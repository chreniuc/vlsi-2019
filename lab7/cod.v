==> flow/design.v <==
module ram(A, CLK, OE, WE, DOUT);
input [3:0]A;
input CLK, OE, WE;
inout [3:0]DOUT;
reg[3:0] memorie[15:0];
reg[3:0] data_Read;
assign DOUT = data_Read;
always@(posedge CLK) begin
  if(OE == 0)
    data_Read=4'bz;  
  else
  begin
    if(WE == 0)
      data_Read=memorie[A];
    else
      begin
       data_Read=4'bz;
       memorie[A]=DOUT;
      end
  end
end
endmodule
module ram_test();
wire [3:0]DOUT;
reg [3:0]A;
reg CLK, OE,WE;
reg [3:0]data_write;
integer i;
assign DOUT=data_write;
always #5 CLK=~CLK;
initial begin
  data_write=0;
  WE=1;
  OE=1;
  CLK=0;
  A=0;
 for(i=0;i<16;i=i+1) begin
  #20 A = i;
  data_write = i;
 end 
 WE=0;
 data_write = 4'bz;
 for(i=0;i<16;i=i+1) begin
   #20 A = i;
  end
end
ram ram_component(A, CLK, OE, WE, DOUT);
endmodule
# Tool chain data of ram
# What the tools print for ram, step after step.
# Line numbers count from 1 in the design file above.
# Library cell names are shortened.
# The mark -- stands for no value.
dict set report setup {
  top {ram}
  clk_port {CLK}
  library {sky130hd}
  pvt_corner {tt_025C_1v80}
}

# Word-level counts
# Yosys after proc, flatten, opt, wreduce and memory -nomap, before mapping. Enables and synchronous resets that opt folds into registers are not counted as muxes. Memory bits, and registers merged into a memory's read port (data or address), are not among the register bits. Print and check cells are not counted. Equal cells are merged and count once.
# Yosys's memory passes give these memory sizes; they may raise the number of words (mostly to a power of two), join words into wider ones and drop unused or constant bits.
dict set report word_totals {
  out_inout_bits 4
  inputBits 7
  regBits 4
  wordCells 10
  mem_bits_rw 64
  n_memories 1
}
dict set report classes {
  n_mux 8
}
# memory size width rd wr line
set mem_list {}
lappend mem_list {memorie 16 4 1 1 5} ;# reg[3:0] memorie[15:0];
# op n
set ops {}
lappend ops {{two-way mux 4 bit} 6}
lappend ops {{two-way mux 1 bit} 2}

# Depth
# Depth = most cells in a row (Yosys ltp): at word level without a register or memory, in the mapped netlist without a sequential cell, where the memories' decode and read muxes count.
dict set report logic_depth {
  depth_word 2
  ABC_AREA 0
  ltp_mapped 4
  depth_no_buf 3
}

# Synthesis result
# Yosys stat after the flow's synthesis: flattened, memories mapped to cells. It holds for the ABC_AREA given above (unset counts as 0); a run with the other value may have another netlist.
dict set report synth_totals {
  ffs 68
  seq_area_um2 2001.9
  stdcells 133
  yosys_area_um2 2611.3
  buffers 6
}
# cell_type n area_total_um2
set types {}
lappend types {edfxtp_1 64 1.92E+03}
lappend types {mux4_2 16 360.346}
lappend types {dfxtp_1 4 80.077}
lappend types {nor2_1 13 48.797}
lappend types {nand3_1 8 40.038}
lappend types {a22oi_1 4 30.029}
lappend types {nand2_1 6 22.522}
lappend types {nor3_1 4 20.019}
lappend types {nand4b_1 2 17.517}
lappend types {nand2b_1 2 12.512}
lappend types {nor2b_1 2 12.512}
lappend types {buf_6 1 11.261}
lappend types {clkbuf_1 3 11.261}
lappend types {buf_2 2 10.01}
lappend types {nand4_1 1 6.256}
lappend types {or3_1 1 6.256}

# Timing after synthesis
# Path of least setup slack by OpenSTA after synthesis, without wires, with an ideal clock, recovery checks aside; 20% of the period is set as input and as output delay. Where synthesis merged equal registers, the netlist keeps one of their names.
dict set report synth_path {
  path_kind {in2reg}
  start {input port A[1]}
  end {memory memorie[0][0]}
  delay_ps 1293
  input_delay_ps 310
  period_ps 1550
  setup_time_ps 361
  driving_pins 3
  launch_ps 310
  setup_slack_ps -53
  arrival_ps 1242
  n_path_buf 1
  t_required_ps 1189
  synth_period_reached_ps 1603
}
# "delay_ps" is the arrival time less input delay plus setup time.
# "driving_pins": output pins that drive a net of the path, with the launching flip-flop's if there is one; two outputs of one cell count as two.
# "synth_period_reached_ps" = period - worst setup slack (recovery checks aside). The figure is calculated, with input and output delays left at 20% of the set period.
# The rows between start and end are the longest chain of elaborated cells between them; the timing report does not say that the signal goes this way. Where chains are equally long, one stands for them.
# Each line given opens the expression or statement behind the cell; cells for indexed reads and writes are added by Yosys, which also makes memories of some case tables.
dict set report synth_between {
  path_cell_list {buf_2 -> or3_1 -> nor3_1}
  elab_chain_cells 2
  cells_between 2
  cone_lines 2
  classes_between {mux (2)}
}
# element line
set synth_lines {}
lappend synth_lines {{start, declared} 2} ;# input [3:0]A;
lappend synth_lines {{two-way mux 4 bit} 13} ;# if(WE == 0)
lappend synth_lines {{two-way mux 4 bit} 9} ;# if(OE == 0)
lappend synth_lines {{end, declared} 5} ;# reg[3:0] memorie[15:0];

# Timing after layout
# Path of least setup slack in the final report of run 1 (OpenROAD, finished layout, wires in). Where an end is a register, its clock arrival counts in the times.
# The path's times are printed in steps of 10 ps; the period is the one set.
dict set report layout_path {
  path_kind {in2reg}
  start {input port A[0]}
  end {memory memorie[7][1]}
  setup_slack_ps 440
  period_ps 2250
  n_path_buf 2
  arrival_ps 1810
  t_required_ps 2250
  setup_time_ps 350
  driving_pins 4
  input_delay_ps 450
  launch_ps 450
}
# The rows between start and end are the longest chain of elaborated cells between them; the timing report does not say that the signal goes this way. Where chains are equally long, one stands for them.
dict set report layout_between {
  path_cell_list {clkdlybuf4s50_1 -> buf_12 -> nand4_1 -> nor2_1}
  elab_chain_cells 2
  cells_between 2
  cone_lines 2
  classes_between {mux (2)}
}
# element line
set layout_lines {}
lappend layout_lines {{start, declared} 2} ;# input [3:0]A;
lappend layout_lines {{two-way mux 4 bit} 13} ;# if(WE == 0)
lappend layout_lines {{two-way mux 4 bit} 9} ;# if(OE == 0)
lappend layout_lines {{end, declared} 5} ;# reg[3:0] memorie[15:0];

# Stored flow runs of ram (2 of them; Yosys, OpenROAD, sky130hd). They differ in their settings and are not a sequence. Constraints: input delay and output delay 20% of the set period each, output load 0.01 pF.
# "period_less_ws_ps" is the run's clock period less its worst setup slack. It is reckoned from that one timing run; input and output delays stay at 20% of the period that was set.
# "worst_path_time_ps" = time allowed to the worst setup path (clock period - input delay - output delay, where it has them) - its slack; a late launch clock adds to it, a late capture clock takes from it.
# "power_w": no workload was simulated; the value follows from the tool's default switching activity.
# "worst_path_time_ps" is given in steps of 10 ps.
run="run 1" settings period_ns=2.25 CORE_UTILIZATION=36 PLACE_DENSITY=0.7 TNS_END_PERCENT=30 GPL_ROUTABILITY_DRIVEN=1 CTS_CLUSTER_DIAMETER=163 MIN_ROUTING_LAYER="met2" CAP_MARGIN=20 CORE_MARGIN=2 SLEW_MARGIN=20
run="run 1" results hold_ws_ps=194 power_w=0.002387 worst_path_time_ps=1360 worstPathKind="in2reg" stdcell_area_um2=3015.4 fin_util_pct=42.3 period_less_ws_ps=1813 die_um2=7950.4 tns_setup_ps=0 ws_setup_ps=437 ys_area_um2=2611.3
run="run 2" settings period_ns=2.01 CORE_UTILIZATION=65 PLACE_DENSITY=0.48 GPL_ROUTABILITY_DRIVEN=0 CTS_CLUSTER_DIAMETER=315 SLEW_MARGIN=5 CAP_MARGIN=20 CORE_MARGIN=2
run="run 2" results hold_ws_ps=162 power_w=0.002858 worst_path_time_ps=1440 worstPathKind="in2reg" stdcell_area_um2=3081.7 fin_util_pct=78.2 period_less_ws_ps=1839 die_um2=4540.1 tns_setup_ps=0 ws_setup_ps=171 ys_area_um2=2611.3
